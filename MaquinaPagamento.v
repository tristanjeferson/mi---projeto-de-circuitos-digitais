==> flow/design.v <==
module MaquinaPagamento(CLK, TIMER, PRODUTO, CEDULA, SAIDA_DISPLAY, SAIDA);
	input CLK, TIMER;
	input [1:0] PRODUTO, CEDULA;
	output reg [1:0] SAIDA;
	output reg [3:0] SAIDA_DISPLAY;
	reg [2:0] ESTADO;
	parameter AGUARDANDO = 3'b000 ;
	parameter RECEBEU2 = 3'b001 ;
	parameter RECEBEU4= 3'b010 ;
	parameter RECEBEU6 = 3'b011 ;
	parameter RECEBEU8 = 3'b100 ;
	parameter RECEBEU5 = 3'b101;
	parameter INCORRETO = 3'b110;
	parameter PAGO = 3'b111;
	always @ ( posedge CLK )
		case (ESTADO)
			AGUARDANDO: begin
				if(!TIMER && !CEDULA[1] && CEDULA[0] && PRODUTO[0]) ESTADO = RECEBEU2;
				else if(!TIMER && CEDULA[1] && !CEDULA[0] && PRODUTO[1] && PRODUTO[0]) ESTADO = RECEBEU5;
				else if ((!TIMER && CEDULA[1] && !PRODUTO[1] && !PRODUTO[0]) || (!TIMER && !CEDULA[1] && !CEDULA[0]) || TIMER) ESTADO = INCORRETO;
				else if(!TIMER && !CEDULA[1] && CEDULA[0] && !PRODUTO[1] && !PRODUTO[0]) ESTADO = PAGO;
				SAIDA_DISPLAY = 1'b1000;
				SAIDA = 2'b00;
			end
			RECEBEU2: begin
				if(!TIMER && !CEDULA[1] && CEDULA[0] && PRODUTO[1] && PRODUTO[0]) ESTADO = RECEBEU4;
				else if(CEDULA[1] && PRODUTO[0]) ESTADO = INCORRETO;
				else if(!TIMER && !CEDULA[1] && CEDULA[0] && PRODUTO[1] && PRODUTO[0]) ESTADO = PAGO;
				SAIDA_DISPLAY = 1'b1001;
				SAIDA = 2'b01;
			end
			RECEBEU4: begin
				if(!TIMER && !CEDULA[1] && CEDULA[0] && PRODUTO[1] && PRODUTO[0]) ESTADO = RECEBEU6;
				else ESTADO = INCORRETO;
				SAIDA_DISPLAY = 1'b1010;
				SAIDA = 2'b01;
			end	
			RECEBEU6: begin
				if(!TIMER && !CEDULA[1] && CEDULA[0] && PRODUTO[1] && PRODUTO[0]) ESTADO = RECEBEU8;
				else ESTADO = INCORRETO;
				SAIDA_DISPLAY = 1'b1100;
				SAIDA = 2'b01;
			end
			RECEBEU8: begin
				if(!TIMER && !CEDULA[1] && CEDULA[0] && PRODUTO[1] && PRODUTO[0]) ESTADO = PAGO;
				else ESTADO = INCORRETO;
				SAIDA_DISPLAY = 1'b1101;
				SAIDA = 2'b01;
			end
			RECEBEU5: begin
				if(TIMER ||((!TIMER && !CEDULA[1] && !CEDULA[0])||(!TIMER && !CEDULA[1] && CEDULA[0])||
				(!TIMER && CEDULA[1] && CEDULA[0])) && PRODUTO[1] && PRODUTO[0]) ESTADO = INCORRETO;
				else if (!TIMER && CEDULA[1] && !CEDULA[0] && PRODUTO[1] && PRODUTO[0]) ESTADO = PAGO;
				SAIDA_DISPLAY = 1'b1011;
				SAIDA = 2'b01;
			end
			INCORRETO: begin
				SAIDA = 2'b10;
			end
			PAGO: begin
				SAIDA = 2'b11;
			end
		endcase
endmodule
Step by step through the tools: MaquinaPagamento. Tool output for the design above, in the order of the flow. Lines are those of the file above, counted from 1. Library cell names are shortened. Not given: --

Top: MaquinaPagamento. Clock: CLK. Library: sky130hd. Library corner: tt_025C_1v80.

Elaborated design. Counts by Yosys on the flattened word-level netlist (proc, flatten, opt, wreduce; memories kept). Register bits leave out memories and registers merged into their read ports (data or address). Print and check cells are left out. Cells with the same type and inputs are merged into one.

For memories the number is 0. Output and inout bits: 6. For word width x clocked read ports the number is 0. For elaborated cells the number is 62. Under bits in registers stands 9. Bits in writable memories: 0. Bits in latches: 0. For memory bits (read-only) the number is 0.

The entry for shifts and indexed selects reads 0. Under equal/unequal tests stands 10. $lt $le $gt $ge: 0. Under mux-type cells stands 14. Add/sub/neg operators: 0. For multiply operators the number is 0. For divide/modulo/power cells the number is 0. The figure for reductions and logical operators is 34. The figure for bitwise gates (word level) is 1.

Operator list (count): 2-to-1 mux 3 bit (9); logical AND 1 bit (18); case mux 3 bit (select 6 bit) (1); == test 3 bit with constant B (4); case mux 4 bit (select 2 bit) (1); case mux 2 bit (select 4 bit) (1); == test 3 x 2 -> 1 bit with constant B (2); != test 3 bit with constant B (2); OR reduction 3 bit (2); logical OR 1 bit (5); zero test 1 bit (5); != test 5 bit with constant B (1); OR reduction 5 bit (1); AND reduction 4 bit (1); == test 3 x 1 -> 1 bit with constant B (1); zero test 3 bit (1); OR reduction 2 bit (1); 2-to-1 mux 2 bit (1); NOT 1 bit (1); 2-to-1 mux 1 bit (1).

Logic depth. Depth = most cells in a row (Yosys ltp): at word level without a register or memory, in the mapped netlist without a sequential cell, where the memories' decode and read muxes count.

The entry for depth in word-level cells reads 10. For ABC_AREA the number is 0. The entry for gate-level depth with buffers reads 5.

Synthesis result. The flow's flattened synthesis, as Yosys stat reports it; memories are mapped. The netlist is that of the ABC_AREA named above (0 if unset); the other value can give another one. The area totals of this step are shown rounded.

Flip-flops: 6. The entry for synthesis area reads 454 µm². The figure for area of sequential cells is 160 µm². Standard cells after synthesis: 47.

Cells by type (count): edfxtp_1 (4); dfxtp_1 (2); buf_4 (5); nor2_1 (5); a41oi_2 (1); o211ai_1 (2); nand2b_4 (1); nor2b_1 (2); a2111o_1 (1); maj3_2 (1); mux2_2 (1); o221a_1 (1); or4_4 (1); nor3_1 (2); o32a_1 (1); a221oi_1 (1); a41oi_1 (1); o311ai_1 (1).

Other cell types: 12; their cells: 14.

Worst setup path after synthesis. Path of least setup slack by OpenSTA after synthesis, without wires, with an ideal clock, recovery checks aside; 20% of the period is set as input and as output delay. Where synthesis merged equal registers, the netlist keeps one of their names.

Path type: flip-flop to flip-flop. From: register ESTADO[2]. To: register ESTADO[1]. Under stages stands 5. For delay of the path the number is 1.451 ns. Arrival time: 1.177 ns. For path buffers the number is 1. The entry for path slack reads 0.649 ns. For time at the first pin the number is 0.000 ns. For data required time the number is 1.826 ns. Clock period: 2.1 ns. Under synthesis period reached stands 1.451 ns.

"delay of the path" is the arrival time less input delay plus setup time. "stages": output pins that drive a net of the path, with the launching flip-flop's if there is one; two outputs of one cell count as two. "synthesis period reached" = period - worst setup slack (recovery checks aside). The figure is calculated, with input and output delays left at 20% of the set period. Between the ends stands the longest chain of elaborated cells between them, by number of cells; it is not shown to be the way that was timed. Of several equally long chains one is given. Each line given opens the expression or statement behind the cell; cells for indexed reads and writes are added by Yosys, which also makes memories of some case tables. A register here has more assigning lines than the two given. The path ends at the data pin of a flip-flop with enable; ways to the enable are not counted.

Cell sequence: edfxtp_1 > buf_4 > or3_1 > a221oi_1 > a41oi_1. Under length of the longest elaborated chain stands 2.

Ends and longest elaborated chain, post-synthesis: from (decl) (RTL line 6) `reg [2:0] ESTADO;`; from (assign) (RTL line 18) `if(!TIMER && !CEDULA[1] && CEDULA[0] && PRODUTO[0]) ESTADO = RECEBEU2;`; from (assign) (RTL line 19) `else if(!TIMER && CEDULA[1] && !CEDULA[0] && PRODUTO[1] && PRODUTO[0]) ESTADO = RECEBEU5;`; == test 3 bit (RTL line 16) `case (ESTADO)`; case mux 3 bit (select 6 bit) (RTL line 16); to (assign) (RTL line 18); to (assign) (RTL line 19); to (decl) (RTL line 6).

Subject: flow runs of MaquinaPagamento

Hi,

MaquinaPagamento: 2 stored runs of the Yosys and OpenROAD flow on sky130hd. The settings differ; the order carries no meaning. The constraints put input and output delay at 20% of the set period each and load the outputs with 0.01 pF.

Run A has these settings: period_ns 2.2; CORE_UTILIZATION 66; SETUP_SLACK_MARGIN 0.55; CELL_PAD_IN_SITES_DETAIL_PLACEMENT 1; TNS_END_PERCENT 75; GPL_TIMING_DRIVEN 0; CAP_MARGIN 25; SLEW_MARGIN 5; MIN_ROUTING_LAYER met2; CORE_MARGIN 2. Outcome: incomplete, floorplanning halted on PDN-0185.

Run B has these settings: period_ns 2.33; CORE_UTILIZATION 70; SETUP_SLACK_MARGIN 0.31; PLACE_DENSITY 0.74; CELL_PAD_IN_SITES_GLOBAL_PLACEMENT 2; CELL_PAD_IN_SITES_DETAIL_PLACEMENT 1; ABC_AREA 1; GPL_TIMING_DRIVEN 0; GPL_ROUTABILITY_DRIVEN 0; CTS_CLUSTER_SIZE 21; MAX_ROUTING_LAYER met5; CAP_MARGIN 20; CORE_MARGIN 2; SLEW_MARGIN 20. Outcome: incomplete, floorplanning halted on PDN-0185.

Regards
