==> flow/design.v <==
module MaquinaEscolha(CLK, Timer, Confirma, Sel1, Sel2, SAIDA_DISPLAY, SAIDA);
	input CLK, Timer, Sel1, Sel2, Confirma;
	output reg [3:0] SAIDA_DISPLAY;
	output reg [1:0] SAIDA;
	reg [2:0] ESTADO;
	parameter ANALISE = 3'b000;
	parameter CAFE_EXP = 3'b001;
	parameter CAFE_LEITE= 3'b010;
	parameter CHA = 3'b011;
	parameter CAPPUCCINO = 3'b100;
	parameter ESCOLHEU = 3'b101;
	parameter NAO_ESCOLHEU = 3'b110;
	always @(posedge CLK) begin
		case(ESTADO)
			ANALISE: begin
				if(!Sel1 && !Sel2) ESTADO = CAFE_EXP;
				else if (!Sel1 && Sel2) ESTADO = CAFE_LEITE;
				else if (Sel1 && !Sel2) ESTADO = CHA;
				else if (Sel1 && Sel2) ESTADO = CAPPUCCINO;
				else if (Timer) ESTADO = NAO_ESCOLHEU;
				SAIDA = 2'b00;
			end
			CAFE_EXP: begin
				if (!Sel1 && Sel2) ESTADO = CAFE_LEITE;
				else if (Sel1 && !Sel2) ESTADO = CHA;
				else if (Confirma || Timer) ESTADO = ESCOLHEU;
				SAIDA_DISPLAY = 4'b0001;
				SAIDA = 2'b01;
			end
			CAFE_LEITE: begin
				if (!Sel1 && !Sel2)	ESTADO = CAFE_EXP;
				else if (Sel1 && Sel2) ESTADO = CAPPUCCINO;
				else if (Confirma || Timer) ESTADO = ESCOLHEU;
				SAIDA_DISPLAY = 4'b0010;
				SAIDA = 2'b01;
			end	
			CHA: begin
				if (!Sel1 && !Sel2)	ESTADO = CAFE_EXP;
				else if(Sel1 && Sel2) ESTADO = CAPPUCCINO;
				else if (Confirma || Timer) ESTADO = ESCOLHEU;
				SAIDA_DISPLAY = 4'b0011;
				SAIDA = 2'b01;
			end
			CAPPUCCINO: begin
				if (!Sel1 && Sel2) ESTADO = CAFE_LEITE;
				else if (Sel1 && !Sel2) ESTADO = CHA;
				else if (Confirma || Timer) ESTADO = ESCOLHEU;
				SAIDA_DISPLAY = 4'b0100;
				SAIDA = 2'b01;
			end
			ESCOLHEU: begin
				SAIDA = 2'b11;
			end
			NAO_ESCOLHEU: begin
				SAIDA = 2'b10;
			end
		endcase
	end
endmodule
# From RTL to reports: MaquinaEscolha
# Tool output for the design above, in the order of the flow.
# Lines are those of the file above, counted from 1.
# Operators carry their Yosys type and port widths (W data, S select, Z words).
# Library cell names are shortened.
# Not given: --
dict set report design {
  design {MaquinaEscolha}
  clock {CLK}
  library {sky130hd}
  corner {tt_025C_1v80}
}

# Word level
# Source: Yosys, flattened and elaborated, memories not mapped. Widths are those after wreduce. Registers that Yosys merges into a memory's read port (data or address) are not register bits. Print and check cells do not count.
dict set report bits {
  elab_cells 38
  in_bits 5
  output_inout_bits 6
  reg_bits 9
}
dict set report classes {
  n_reduce_logical 15
  mux 13
  n_eq 7
}
# operator n
set op_table {}
lappend op_table {{$mux W3} 10}
lappend op_table {{$pmux W4 S4} 1}
lappend op_table {{$eq A3 B3 Y1 const B} 3}
lappend op_table {{$pmux W3 S3} 1}
lappend op_table {{$reduce_bool A4 Y1} 2}
lappend op_table {{$pmux W2 S4} 1}
lappend op_table {{$eq A3 B2 Y1 const B} 2}
lappend op_table {{$ne A6 B6 Y1 const B} 1}
lappend op_table {{$reduce_bool A5 Y1} 1}
lappend op_table {{$logic_and A1 B1 Y1} 4}
lappend op_table {{$reduce_or A2 Y1} 2}
lappend op_table {{$reduce_or A4 Y1} 1}
lappend op_table {{$eq A3 B1 Y1 const B} 1}
lappend op_table {{$logic_not A3 Y1} 1}
lappend op_table {{$logic_not A1 Y1} 2}
lappend op_table {{$reduce_and A2 Y1} 1}
lappend op_table {{$logic_or A1 B1 Y1} 1}

# Longest topological paths
# Yosys ltp: most cells in a row. Word level: on the elaborated netlist, between registers, memories and ports. Mapped: between sequential cells and ports; inverters and the memories' decode and read muxes count.
dict set report depth {
  word_depth 6
  ABC_AREA 0
  depth_mapped 5
  depth_no_buf 5
}

# Netlist
# Source: synth_stat.txt of the flow (Yosys; design flattened, memories mapped). It holds for the ABC_AREA given above (unset counts as 0); a run with the other value may have another netlist.
# Totals and module areas in this step are rounded.
# type n type_area_um2
set types {}
lappend types {dfxtp_1 6 120.115}
lappend types {edfxtp_1 3 90.086}
lappend types {ha_1 4 50.048}
lappend types {a2111oi_4 1 27.526}
lappend types {buf_4 2 15.014}
lappend types {nand2_1 4 15.014}
lappend types {nor3_1 3 15.014}
lappend types {inv_1 3 11.261}
lappend types {a32o_1 1 10.01}
lappend types {dlygate4sd3_1 1 10.01}
lappend types {nand3_1 2 10.01}
lappend types {o21ai_0 2 10.01}
lappend types {nand4b_1 1 8.758}
lappend types {or2_4 1 8.758}
lappend types {conb_1 2 7.507}
lappend types {nor2_1 2 7.507}
lappend types {nor3b_1 1 7.507}
lappend types {o21bai_1 1 7.507}
# Other cell types: 2; their cells: 2.
dict set report synth_totals {
  flip_flops 9
  mapped_area_mm2 0.0004454
  n_buf 3
  stdcells 42
  seq_area_mm2 0.0002102
}

# Timing after synthesis
# Path of least setup slack by OpenSTA after synthesis, without wires, with an ideal clock, recovery checks aside; 20% of the period is set as input and as output delay. Where synthesis merged equal registers, the netlist keeps one of their names.
dict set report synth_timing {
  kind {reg-to-reg}
  startpoint {register ESTADO}
  endpoint {register SAIDA_DISPLAY[0]}
  launch_ps 0
  n_path_buf 0
  path_delay_ps 1279
  required_time_ps 2034
  arrival_ps 1013
  slack_ps 1021
  setup_time_ps 266
  driving_pins 3
  tclk_ps 2300
  period_less_setup_slack_ps 1279
}
# "path_delay_ps" is the arrival time less input delay plus setup time.
# "driving_pins": output pins that drive a net of the path, with the launching flip-flop's if there is one; two outputs of one cell count as two.
# "period_less_setup_slack_ps" = period - worst setup slack (recovery checks aside). The figure is calculated, with input and output delays left at 20% of the set period.
# Where an end lacks its bit number, it is one bit of the signal, or one of the new flip-flops if synthesis recoded a state register.
# At most two assigning lines are given for a register; there are more.
dict set report synth_via {
  path_cell_list {dfxtp_1 > or2_4 > or3_2}
}
# item line_no
set synth_rtl {}
lappend synth_rtl {{start: declaration} 5} ;# reg [2:0] ESTADO;
lappend synth_rtl {{start: assignment} 16} ;# if(!Sel1 && !Sel2) ESTADO = CAFE_EXP;
lappend synth_rtl {{start: assignment} 17} ;# else if (!Sel1 && Sel2) ESTADO = CAFE_LEITE;
lappend synth_rtl {{end: assignment} 27} ;# SAIDA_DISPLAY = 4'b0001;
lappend synth_rtl {{end: assignment} 34} ;# SAIDA_DISPLAY = 4'b0010;
lappend synth_rtl {{end: declaration} 3} ;# output reg [3:0] SAIDA_DISPLAY;
# Chain of elaborated cells between the ends: none given.

# Path in the finished layout
# From the final timing report of entry A: the path of least setup slack in the routed layout; clock arrival at registers is part of the times.
# The path's times are printed in steps of 10 ps; the period is the one set.
dict set report layout_timing {
  kind {input-to-reg}
  startpoint {input Sel2}
  endpoint {register ESTADO}
  launch_ps 360
  setup_time_ps 110
  tclk_ps 1820
  n_path_buf 2
  required_time_ps 1960
  arrival_ps 1620
  slack_ps 340
  driving_pins 6
}
# Where an end lacks its bit number, it is one bit of the signal, or one of the new flip-flops if synthesis recoded a state register.
# Between the ends stands the longest chain of elaborated cells between them, by number of cells; it is not shown to be the way that was timed. Of several equally long chains one is given.
# A line is the first line of the expression or statement that the cell stems from. Yosys adds cells for indexed reads and writes and turns some case tables into memories.
# At most two assigning lines are given for a register; there are more.
dict set report layout_via {
  path_cell_list {clkdlybuf4s50_1 > ha_2 > buf_4 > nor2_1 > a2111oi_4 > nor3_1}
  elab_chain_len 6
  cells_between 16
  classes_between {eq/ne: 1; mux: 9; reduce/logical: 6}
}
# item line_no
set layout_rtl {}
lappend layout_rtl {{start: declaration} 2} ;# input CLK, Timer, Sel1, Sel2, Confirma;
lappend layout_rtl {{$logic_and A1 B1 Y1} 19} ;# else if (Sel1 && Sel2) ESTADO = CAPPUCCINO;
lappend layout_rtl {{$mux W3} 19}
lappend layout_rtl {{$mux W3} 18} ;# else if (Sel1 && !Sel2) ESTADO = CHA;
lappend layout_rtl {{$mux W3} 17} ;# else if (!Sel1 && Sel2) ESTADO = CAFE_LEITE;
lappend layout_rtl {{$mux W3} 16} ;# if(!Sel1 && !Sel2) ESTADO = CAFE_EXP;
lappend layout_rtl {{$pmux W3 S3} 14} ;# case(ESTADO)
lappend layout_rtl {{end: assignment} 16}
lappend layout_rtl {{end: assignment} 17}
lappend layout_rtl {{end: declaration} 5} ;# reg [2:0] ESTADO;

Hand-over note for MaquinaEscolha

MaquinaEscolha through Yosys and OpenROAD on sky130hd: 2 stored runs, unordered, with their settings and measured results. The constraints put input and output delay at 20% of the set period each and load the outputs with 0.01 pF.
"timing.achieved_period_ps" means the clock period less the worst setup slack. The figure is calculated, with input and output delays left at 20% of the set period.
"critical_path_time_ps": the worst setup path's part of the clock period (all of it between registers, 20% less for each end at a port) less its slack. A launch clock that arrives late makes it longer, a capture clock that arrives late makes it shorter.
"power_uw": no workload was simulated; the value follows from the tool's default switching activity.
"critical_path_time_ps" is given in steps of 10 ps.
The measured numbers are rounded.

[flow] entry A: files
==> flow/run.sh <==
#!/bin/bash
# the make line also repeats the synthesis and layout settings of config.mk as NAME=value (left out here)
make -C /OpenROAD-flow-scripts/flow DESIGN_CONFIG=/design/flow/config.mk WORK_HOME=/design/flow/orfs CLKGATE_MAP_FILE= finish
==> flow/config.mk <==
export PLATFORM = sky130hd
export DESIGN_NAME = MaquinaEscolha
export DESIGN_NICKNAME = MaquinaEscolha
export VERILOG_FILES = /design/flow/design.v
export SDC_FILE = /design/flow/constraint.sdc
export NUM_CORES = 4
export LEC_CHECK = 0
export CAP_MARGIN = 20
export CELL_PAD_IN_SITES_GLOBAL_PLACEMENT = 1
export CORE_MARGIN = 5
export CORE_UTILIZATION = 18
export CTS_CLUSTER_DIAMETER = 282
export CTS_CLUSTER_SIZE = 87
export GPL_ROUTABILITY_DRIVEN = 0
export GPL_TIMING_DRIVEN = 1
export HOLD_SLACK_MARGIN = -0.03
export MIN_ROUTING_LAYER = met2
export PLACE_DENSITY_LB_ADDON = 0.25
export SETUP_SLACK_MARGIN = 0.27
export SLEW_MARGIN = 20
==> flow/constraint.sdc <==
create_clock -name core_clock -period 1.82 [get_ports {CLK}]
set_input_delay 0.3640 -clock core_clock [delete_from_list [all_inputs] [get_ports {CLK}]]
set_output_delay 0.3640 -clock core_clock [all_outputs]
set_load 0.01 [all_outputs]

[flow] entry A: metrics
[metrics] yosys.chip_area_mm2 = 0.0004454
[metrics] fin_hold_ws_ps = 416
[metrics] post_route_stdcell_area_mm2 = 0.0006006
[metrics] timing.achieved_period_ps = 1476
[metrics] setup_ws_ps = 344
[metrics] die_mm2 = 0.003569
[metrics] finalUtil_pct = 24.7
[metrics] critical_path_time_ps = 1110
[metrics] worst_path_kind = input-to-reg
[metrics] power_uw = 394.2
[metrics] tns_ps = 0

[flow] entry B: files
==> flow/run.sh <==
#!/bin/bash
# the make line also repeats the synthesis and layout settings of config.mk as NAME=value (left out here)
make -C /OpenROAD-flow-scripts/flow DESIGN_CONFIG=/design/flow/config.mk WORK_HOME=/design/flow/orfs CLKGATE_MAP_FILE= finish
==> flow/config.mk <==
export PLATFORM = sky130hd
export DESIGN_NAME = MaquinaEscolha
export DESIGN_NICKNAME = MaquinaEscolha
export VERILOG_FILES = /design/flow/design.v
export SDC_FILE = /design/flow/constraint.sdc
export NUM_CORES = 4
export LEC_CHECK = 0
export ABC_AREA = 0
export CAP_MARGIN = 15
export CELL_PAD_IN_SITES_DETAIL_PLACEMENT = 2
export CORE_ASPECT_RATIO = 0.6
export CORE_MARGIN = 10
export CORE_UTILIZATION = 62
export CTS_CLUSTER_DIAMETER = 214
export GPL_ROUTABILITY_DRIVEN = 0
export MAX_ROUTING_LAYER = met5
export MIN_ROUTING_LAYER = met1
export PLACE_DENSITY_LB_ADDON = 0.29
export SETUP_SLACK_MARGIN = 0.24
export SLEW_MARGIN = 35
==> flow/constraint.sdc <==
create_clock -name core_clock -period 1.37 [get_ports {CLK}]
set_input_delay 0.2740 -clock core_clock [delete_from_list [all_inputs] [get_ports {CLK}]]
set_output_delay 0.2740 -clock core_clock [all_outputs]
set_load 0.01 [all_outputs]

[flow] entry B: incomplete, floorplanning halted on PDN-0185

End of note.
